==> flow/design.v <==
module fsm_Hand(clk,rst,start,ready,result,write1,write2,SVMin,datain);
input clk,rst,start;
input write1;
input write2;
input signed [8:0] SVMin;
input signed [1:0]datain;
output result;
output ready;
reg ready;
reg read1,read2;
reg result;
reg signed[15:0] reg_step1;
reg signed[15:0] step2_last;
reg signed[15:0] last;
reg[6:0]state;
parameter IDLE=7'b0000000,setdata=7'b0000001,setdata2=7'b0000010,step1=7'b0000100,step2=7'b0001000,step3=7'b0010000,finish=7'b0100000,break=7'b1000000;
parameter bias=8'b11111111;
wire signed [8:0] svmOut;
wire signed [1:0] dataOut;
reg[7:0]i;
reg[8:0]j,k,l; 
always@(posedge clk or negedge rst)
	if(!rst)
		begin
			ready<=0;
			result<=0;
			i<=0;
			j<=0;
			k<=0;
			reg_step1<=0;		
			step2_last<=0;
			last<=0;
			state<=IDLE;
			read1<=0;
			read2<=0;
		end
	else
		case(state)
			IDLE:begin
				if(start)
					begin
						state<=setdata;
						ready<=0;
						result<=0;
						i<=0;
						j<=0;
						k<=0;
						reg_step1<=0;		
						step2_last<=0;
						last<=0;
						read1<=0;
						read2<=0;	
					end
				else
					state<=IDLE;
			     end
			setdata:begin
					if(write1)
						begin
							if(i==121)
								begin
									i<=i-121;
									state<=setdata2;
									read1<=1;
								end
							else
							begin
								i<=i+1;
								state<=setdata;
							end
						end 
				end
			setdata2:begin
					if(write2)
						begin
							if(j==11)
								begin
									state<=step1;
									read2<=1;
									j<=j-11;
								end
							else
								begin
									j<=j+1;		
									state<=setdata2;
								end
						end
				 end
			step1:begin
				if(j==11)
					begin
						state<=step2;	
						j<=j+k-11;
					end
				else
				   begin
					i<=i+1; 
					j<=j+1; 
					reg_step1<=reg_step1+svmOut*dataOut;
					state<=step1;
				   end
			      end
			step2:begin
				if(k==11)
				  begin
					state<=step3;
				  end
				else
				   begin
					k<=k+1; 
					step2_last<=step2_last+reg_step1*dataOut;
					reg_step1<=0;
					state<=step1;
					j<=j-k;						
				   end
			      end
			step3:begin
				last<=step2_last+bias;
				state<=finish;
			      end
			finish:begin
				ready<=1;
				if(last>0)
					result<=1;
				else
					result<=0;
				state<=break;
			       end
			break:begin
				result<=2'bx;
				reg_step1<=0;
				step2_last<=0;
				last<=0;
				i<=16'bx;
				j<=16'bx;
				k<=16'bx;
			      end
		endcase
svmstorage  svmdata(.clk(clk),.address(i),.read(read1),.write(write1),.dataIn(SVMin),.dataOut(svmOut));
testDataModule testdata(.clk(clk),.address(j),.read(read2),.write(write2),.dataIn(datain),.dataOut(dataOut));
endmodule
module svmstorage(clk,dataIn,address,read,write,dataOut);
input signed [8:0] dataIn;
output signed[8:0] dataOut;
input clk;
input [7:0]address;
input read;
input write;
reg signed[8:0] memory[0:120];
wire signed[8:0] dataOut;
assign dataOut=read?memory[address]:9'b0;
always@(posedge clk)
	begin
	if(write)
		memory[address]<=dataIn;
	end
endmodule
module testDataModule(clk,dataIn,address,read,write,dataOut);
input signed [1:0]  dataIn;
output signed [1:0] dataOut;
input clk;
input [8:0]address;
input read;
input write;
reg signed [1:0] memory[0:10];
wire signed [1:0] dataOut;
assign dataOut=read?memory[address]:2'b0;
always@(posedge clk)
	begin
	if(write)
		memory[address]<=dataIn;
	end
endmodule
# Tool chain data of fsm_Hand
# Tool output for the design above, in the order of the flow.
# Lines are those of the file above, counted from 1.
# Cell names lack the library's common part.
# A cell with - has no value.
# inputs
design	fsm_Hand
clk_port	clk
library	sky130hd
corner	tt_025C_1v80

# Word level
# Yosys after proc, flatten, opt, wreduce and memory -nomap, before mapping. Memory bits, and registers merged into a memory's read port (data or address), are not among the register bits. Print and check cells are not counted. Equal cells are merged and count once.
# Memory sizes are those after Yosys's memory passes, which may raise the word count (mostly to a power of two), join words into wider ones and drop unused or constant bits.
# bits
ff_bits	85
mem_bits_rw	1111
memories	2
in_bits	16
output_inout_bits	2
# op_classes
addsub	11
mul	2
n_cmp	1
n_eq	17
n_mux	46
reduce_and_logical	21
# mem_list
name	words	width	rd	write_ports	line_no	rtl
svmdata.memory	121	9	1	1	149	reg signed[8:0] memory[0:120];
testdata.memory	11	2	1	1	165	reg signed [1:0] memory[0:10];
# op_table
cell	n
parallel mux 16 bit (select 3 bit)	2
two-way mux 9 bit	8
parallel mux 16 bit (select 4 bit)	1
two-way mux 16 bit	4
parallel mux 7 bit (select 7 bit)	1
parallel mux 9 bit (select 4 bit)	1
multiplier 16 x 2 -> 16 bit	1
two-way mux 8 bit	4
parallel mux 8 bit (select 3 bit)	1
multiplier 9 x 2 -> 11 bit	1
two-way mux 7 bit	3
AND reduction 4 bit	5
adder 9 x 1 -> 9 bit (second input constant)	2
subtractor 9 x 4 -> 9 bit (second input constant)	2
equality test 9 x 4 -> 1 bit (second input constant)	2
parallel mux 9 bit (select 2 bit)	1
> comparator 16 x 1 -> 1 bit (second input constant)	1
adder 16 x 11 -> 16 bit	1
adder 16 bit	1
adder 16 x 8 -> 16 bit (second input constant)	1
!= test 2 bit (second input constant)	7
nonzero test 3 bit	3
adder 9 bit	1
subtractor 9 bit	1
two-way mux 1 bit	9
nonzero test 4 bit	2
adder 8 x 1 -> 8 bit (second input constant)	1
subtractor 8 x 7 -> 8 bit (second input constant)	1
# Other operator kinds: 19; their cells: 30.

# Longest topological paths
# Longest topological path by Yosys (ltp), each cell counted once; first at word level (registers and memories cut), then after technology mapping (sequential cells cut; the memories' decode and read muxes count).
# depth
depth_word	5
ABC_AREA	0
mapped_depth	28

# Netlist
# Source: synth_stat.txt of the flow (Yosys; design flattened, memories mapped). It holds for the ABC_AREA given above (unset counts as 0); a run with the other value may have another netlist.
# types
cell_type	n
edfxtp_1	1111
a22oi_1	291
dfrtp_1	85
ha_1	68
nor2_1	211
a221oi_1	89
mux4_2	28
nand2_1	159
o21ai_0	117
mux2_2	49
a22o_1	60
fa_1	26
clkbuf_1	115
mux2i_1	43
a21oi_1	85
inv_1	113
xnor2_1	47
a41oi_1	31
# Other cell types: 60; their cells: 480.
# mapped
cell_count	3208
area_mm2	0.0491321
sequential_area_mm2	0.0355153
flip_flops	1197
buf_cells	202
# By module: a second synthesis without flattening, with its own total; a netlist apart from the flattened one above.
# unflattened
hier_cells	3503
area_unflattened_mm2	0.0509489
# Each row is one instance without its submodules.
# modules
mod	n_inst	n_cells	area_mm2	mod_seq_area_mm2
svmstorage	1	2538	0.0424495	0.0327014
fsm_Hand	1	903	0.0075235	0.0021533
testDataModule	1	62	0.0009759	0.0006606

# Timing after synthesis
# Source: OpenSTA report_checks on the synthesized netlist (no wires, ideal clock, input and output delay 20% of the period each), path of least setup slack; recovery checks are left aside. Register names are those of the netlist, which keeps one name where synthesis merged equal registers.
# synth_timing
path_type	reg-to-reg
startpoint	reg i[0]
endpoint	reg reg_step1[15]
clock_period_ns	8.12
setup_time_ns	0.127
t_first_pin_ns	0.000
arrival_ns	5.655
t_required_ns	7.993
setup_slack_ns	2.337
delay_ns	5.782
stages	28
synth_period_reached_ns	5.783
# "delay_ns" is the arrival time less input delay plus setup time.
# "stages" counts driving pins, that of a launching flip-flop among them; a cell with two outputs on the path counts twice.
# "synth_period_reached_ns" is the clock period less the worst setup slack; recovery checks do not enter. This is arithmetic on one report: input and output delays are still those of the set period (20% each).
# Between the ends stands the longest chain of elaborated cells between them, by number of cells; it is not shown to be the way that was timed. Of several equally long chains one is given.
# A line is the first line of the expression or statement that the cell stems from. Yosys adds cells for indexed reads and writes and turns some case tables into memories.
# The chain passes a memory read, where the word-level depth is cut; so it can be longer than that depth.
# At most two assigning lines are given for a register; there are more.
# synth_between
path_cell_list	dfrtp_1 buf_2 buf_6 buf_4 buf_2 buf_4 buf_2 buf_2 mux2i_1 nor3_1 o311ai_0 o21ai_0 mux4_2 nand2_1 nand2_1 fa_1 inv_1 ha_1 a21oi_1 nand3_1 o32ai_1 a311oi_1 a41oi_1 o31ai_1 o21ai_0 xnor2_2 a21oi_1 o22ai_1
elab_chain_cells	6
cells_between	6
cone_lines	5
# synth_rtl
element	line_no	rtl
start: declaration	20	reg[7:0]i;
start: assignment	62	i<=i-121;
start: assignment	68	i<=i+1;
memory (121 x 9 bit)	149	reg signed[8:0] memory[0:120];
two-way mux 9 bit	151	assign dataOut=read?memory[address]:9'b0;
multiplier 9 x 2 -> 11 bit	99	reg_step1<=reg_step1+svmOut*dataOut;
adder 16 x 11 -> 16 bit	99
two-way mux 16 bit	90	if(j==11)
parallel mux 16 bit (select 4 bit)	38	case(state)
end: assignment	30	reg_step1<=0;
end: assignment	99
end: declaration	12	reg signed[15:0] reg_step1;

# Path in the finished layout
# Path of least setup slack in the final report of flow run 1 (OpenROAD, finished layout, wires in). Where an end is a register, its clock arrival counts in the times.
# layout_timing
path_type	reg-to-reg
startpoint	reg i[1]
endpoint	reg reg_step1[15]
clock_period_ns	6.49
setup_time_ns	0.12
t_first_pin_ns	0.75
arrival_ns	6.78
t_required_ns	7.07
setup_slack_ns	0.28
stages	25
# Between the ends stands the longest chain of elaborated cells between them, by number of cells; it is not shown to be the way that was timed. Of several equally long chains one is given.
# The chain passes a memory read, where the word-level depth is cut; so it can be longer than that depth.
# At most two assigning lines are given for a register; there are more.
# layout_between
path_cell_list	dfrtp_4 and3b_4 buf_12 a22o_1 a221oi_1 o2111ai_1 o311ai_0 o21ai_0 mux4_2 nand2_1 nand2_1 fa_1 inv_1 ha_1 a21oi_1 nand3_1 o32ai_1 a311oi_1 a41oi_1 o31ai_1 o21ai_0 buf_4 xnor2_2 a21oi_1 o22ai_1
elab_chain_cells	6
cells_between	6
cone_lines	5
# layout_rtl
element	line_no	rtl
start: declaration	20	reg[7:0]i;
start: assignment	62	i<=i-121;
start: assignment	68	i<=i+1;
memory (121 x 9 bit)	149	reg signed[8:0] memory[0:120];
two-way mux 9 bit	151	assign dataOut=read?memory[address]:9'b0;
multiplier 9 x 2 -> 11 bit	99	reg_step1<=reg_step1+svmOut*dataOut;
adder 16 x 11 -> 16 bit	99
two-way mux 16 bit	90	if(j==11)
parallel mux 16 bit (select 4 bit)	38	case(state)
end: assignment	30	reg_step1<=0;
end: assignment	99
end: declaration	12	reg signed[15:0] reg_step1;

# Below are 2 stored runs of the flow (Yosys, OpenROAD; platform sky130hd) on fsm_Hand, each with its settings and what was measured, unordered. Constraints: input delay and output delay 20% of the set period each, output load 0.01 pF.
# "clock_period_reached_ns": clock period set for the run, less the worst setup slack. It is reckoned from that one timing run; input and output delays stay at 20% of the period that was set.
# "worst_setup_path_time_ns" is the time allowed to the run's worst setup path (the clock period less input and output delay, where it has them) less its slack. Clock arrival times count: a late capture clock shortens it, a late launch clock lengthens it.
# "total_power_mw" is the tool's figure for a default switching activity; nothing was simulated.
# Among the settings, n/a means not set for that run.
name,flow run 1,flow run 2
period_ns,6.49,5.45
CORE_UTILIZATION,25,54
HOLD_SLACK_MARGIN,0.3,n/a
TNS_END_PERCENT,80,n/a
GPL_ROUTABILITY_DRIVEN,0,n/a
CTS_CLUSTER_SIZE,82,n/a
SLEW_MARGIN,30,15
CAP_MARGIN,20,20
CORE_MARGIN,2,2
PLACE_DENSITY_LB_ADDON,n/a,0.2
CORE_ASPECT_RATIO,n/a,0.86
CELL_PAD_IN_SITES_GLOBAL_PLACEMENT,n/a,2
CELL_PAD_IN_SITES_DETAIL_PLACEMENT,n/a,0
CTS_CLUSTER_DIAMETER,n/a,161
ws_setup_ns,0.284,-0.114
synth_chip_area_mm2,0.0491321,0.0491321
total_power_mw,22.439,28.128
worst_setup_path_time_ns,6.21,5.56
path_kind,reg-to-reg,reg-to-reg
clock_period_reached_ns,6.206,5.564
util_pct,29.6,65.5
stdcell_area_mm2,0.0577817,0.0590041
dieArea_mm2,0.200091,0.0934207
tns_ns,0.000,-0.379
fin_hold_ws_ns,0.419,0.404
