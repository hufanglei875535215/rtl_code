==> flow/design.v <==
module AdaBoostBagging_Weigth_Memory(clk,datain,dataout,address,read,write,finish);
input clk;
input signed [8:0] datain;
input [4:0] address;
input read;
input write;
output signed[8:0] dataout;
output finish;
reg finish;
reg signed[8:0] dataout;
reg signed[8:0] memory[0:29];
always@(posedge clk)
begin
if(write==1)
	memory[address]<=datain;
end
always@(posedge clk)
begin
if(address==30)
	finish<=1;
else 
	finish<=0;
end
always@(posedge clk)
begin
if(read==1)
	dataout<=memory[address];
else
	dataout<=0;
end
endmodule
* From RTL to reports: AdaBoostBagging_Weigth_Memory
The steps from the RTL of AdaBoostBagging_Weigth_Memory to its reports follow in flow order.
Line numbers count from 1 in the design file above.
Library cell names are shortened.
The mark -- stands for no value.
- Top module :: AdaBoostBagging_Weigth_Memory
- Clock input :: clk
- Library :: sky130hd
- Corner :: tt_025C_1v80

* Word level
Yosys after proc, flatten, opt, wreduce and memory -nomap, before mapping. Enables and synchronous resets that opt folds into registers are not counted as muxes. Memory bits, and registers merged into a memory's read port (data or address), are not among the register bits. Print and check cells are not counted. Equal cells are merged and count once.
Memory sizes are those after Yosys's memory passes, which may raise the word count (mostly to a power of two), join words into wider ones and drop unused or constant bits.
- Equality and inequality tests :: 1
- Mux-type cells :: 4
- Reductions and logical operators :: 1
** Operators with widths (number)
- 9-bit two-way mux :: 1
- 5-bit == test with constant B :: 1
- 5-bit two-way mux :: 1
- 1-bit two-way mux :: 2
- 1-bit zero test :: 1
- Bits in registers :: 1
- RAM bits :: 270
- Clocked read ports x word width :: 9
- Memory cells :: 1
- Input port bits :: 17
- Output and inout port bits :: 10
- Cells after elaboration :: 8
** Memory list
- memory :: words 30, bits a word 9, rd ports 1, wr ports 1, line 11 : reg signed[8:0] memory[0:29];

* Depth
Longest topological path by Yosys (ltp), each cell counted once; first at word level (registers and memories cut), then after technology mapping (sequential cells cut; the memories' decode and read muxes count).
- Word-level depth :: 2
- ABC_AREA :: 0
- Mapped depth :: 8
- Depth with buffers taken out :: 4

* Synthesis result
The flow's flattened synthesis, as Yosys stat reports it; memories are mapped. The netlist is that of the ABC_AREA named above (0 if unset); the other value can give another one.
** Cell types
- edfxtp_1 :: number 270, area in all 8.11E+03 sq um
- mux2i_1 :: number 108, area in all 1.08E+03 sq um
- o22ai_1 :: number 46, area in all 287.776 sq um
- mux4_2 :: number 11, area in all 247.738 sq um
- dfxtp_1 :: number 10, area in all 200.192 sq um
- nor2_1 :: number 43, area in all 161.405 sq um
- buf_2 :: number 17, area in all 85.082 sq um
- a31oi_1 :: number 8, area in all 50.048 sq um
- buf_4 :: number 6, area in all 45.043 sq um
- buf_6 :: number 4, area in all 45.043 sq um
- nor4_1 :: number 7, area in all 43.792 sq um
- or4b_1 :: number 4, area in all 40.038 sq um
- or4bb_1 :: number 3, area in all 33.782 sq um
- a211oi_1 :: number 4, area in all 30.029 sq um
- nand3b_1 :: number 4, area in all 30.029 sq um
- clkbuf_1 :: number 7, area in all 26.275 sq um
- o2bb2ai_1 :: number 3, area in all 26.275 sq um
- nand4b_4 :: number 1, area in all 23.773 sq um
Other cell types: 24; their cells: 45.
- Standard cells after synthesis :: 601
- Mapped area :: 0.0108929 sq mm
- Mapped flip-flops :: 280
- Buffer cells :: 35

* Path before layout
Path of least setup slack by OpenSTA after synthesis, without wires, with an ideal clock, recovery checks aside; 20% of the period is set as input and as output delay. Where synthesis merged equal registers, the netlist keeps one of their names.
- Kind :: in2reg
- Start :: in address[1]
- End :: mem memory[28][0]
- Clock period :: 2.19 ns
- External input delay :: 0.438 ns
- Setup time :: 0.374 ns
- Time at the first pin :: 0.438 ns
- Arrival :: 1.961 ns
- Setup slack :: -0.146 ns
- Delay of the path :: 1.897 ns
- Stages :: 6
- Buffers on the path :: 4
- Synthesis period reached :: 2.336 ns
"delay of the path" is the arrival time less input delay plus setup time.
"stages" counts driving pins, that of a launching flip-flop among them; a cell with two outputs on the path counts twice.
"synthesis period reached" is the clock period less the worst setup slack; recovery checks do not enter. This is arithmetic on one report: input and output delays are still those of the set period (20% each).
The rows between start and end are the longest chain of elaborated cells between them; the timing report does not say that the signal goes this way. Where chains are equally long, one stands for them.
Each line given opens the expression or statement behind the cell; cells for indexed reads and writes are added by Yosys, which also makes memories of some case tables.
- Path through :: buf_2 -> buf_2 -> buf_2 -> or3b_2 -> clkbuf_1 -> nor2_1
- Cells in the longest elaborated chain :: 1
- Elaborated cells between the ends (all ways) :: 1
- RTL lines with such cells :: 1
** RTL lines, path after synthesis
- start: declaration :: line 4 : input [4:0] address;
- 5-bit two-way mux :: line 14 : if(write==1)
- end: declaration :: line 11 : reg signed[8:0] memory[0:29];

* Timing after layout
From the final timing report of entry A: the path of least setup slack in the routed layout; clock arrival at registers is part of the times.
- Kind :: reg2reg
- Start :: mem memory[22][8]
- End :: reg dataout[8]
- Clock period :: 1.92 ns
- Setup time :: 0.11 ns
- Time at the first pin :: 0.52 ns
- Arrival :: 2.10 ns
- Setup slack :: 0.23 ns
- Stages :: 5
- Buffers on the path :: 0
- Path through :: edfxtp_1 -> mux2i_1 -> o22ai_1 -> or4_1 -> o31a_1
** RTL lines, path post-layout
- start: declaration :: line 11 : reg signed[8:0] memory[0:29];
- end: declaration :: line 7 : output signed[8:0] dataout;
No chain of elaborated cells between the ends is given.

==> runs of AdaBoostBagging_Weigth_Memory <==
Below are 2 stored runs of the flow (Yosys, OpenROAD; platform sky130hd) on AdaBoostBagging_Weigth_Memory, each with its settings and what was measured, unordered. Constraints: input delay and output delay 20% of the set period each, output load 0.01 pF.
By "period achieved" is meant the clock period of the run minus its worst setup slack. This is arithmetic on one report: input and output delays are still those of the set period (20% each).
"critical path time" means the part of the period allowed to the worst setup path (the constraints hold back 20% at inputs and 20% at outputs) less its slack; where the path has registers, the arrival times of their clocks count too.
"total design power": no workload was simulated; the value follows from the tool's default switching activity.

** Entry A
- Settings :: period_ns=1.92; CORE_UTILIZATION=64; SETUP_SLACK_MARGIN=0.52; PLACE_DENSITY_LB_ADDON=0.07; CORE_ASPECT_RATIO=1.77; TNS_END_PERCENT=30; CTS_CLUSTER_SIZE=79; CAP_MARGIN=5; MAX_ROUTING_LAYER=met5; CORE_MARGIN=2; SLEW_MARGIN=20
- Worst hold slack after layout :: 0.231 ns
- Standard-cell area after layout :: 0.0142975 sq mm
- Period achieved :: 1.689 ns
- Total design power :: 12.576 mW
- Total die area :: 0.0181223 sq mm
- Utilization after layout :: 85.6 %
- Setup slack of the worst path :: 0.231 ns
- Critical path time :: 1.69 ns
- Worst setup path kind :: reg2reg
- Post-synthesis cell area :: 0.0108929 sq mm
- Post-route setup TNS :: 0.000 ns

** Entry B
- Settings :: period_ns=3.58; CORE_UTILIZATION=44; SETUP_SLACK_MARGIN=0.15; PLACE_DENSITY_LB_ADDON=0.28; CELL_PAD_IN_SITES_GLOBAL_PLACEMENT=2; TNS_END_PERCENT=80; GPL_TIMING_DRIVEN=0; GPL_ROUTABILITY_DRIVEN=1; CTS_CLUSTER_DIAMETER=244; MIN_ROUTING_LAYER=met1; CAP_MARGIN=20; CORE_MARGIN=2; SLEW_MARGIN=20
- Worst hold slack after layout :: 0.617 ns
- Standard-cell area after layout :: 0.0123844 sq mm
- Period achieved :: 3.356 ns
- Total design power :: 6.817 mW
- Total die area :: 0.0260306 sq mm
- Utilization after layout :: 50.9 %
- Setup slack of the worst path :: 0.224 ns
- Critical path time :: 2.64 ns
- Worst setup path kind :: in2reg
- Post-synthesis cell area :: 0.0108929 sq mm
- Post-route setup TNS :: 0.000 ns
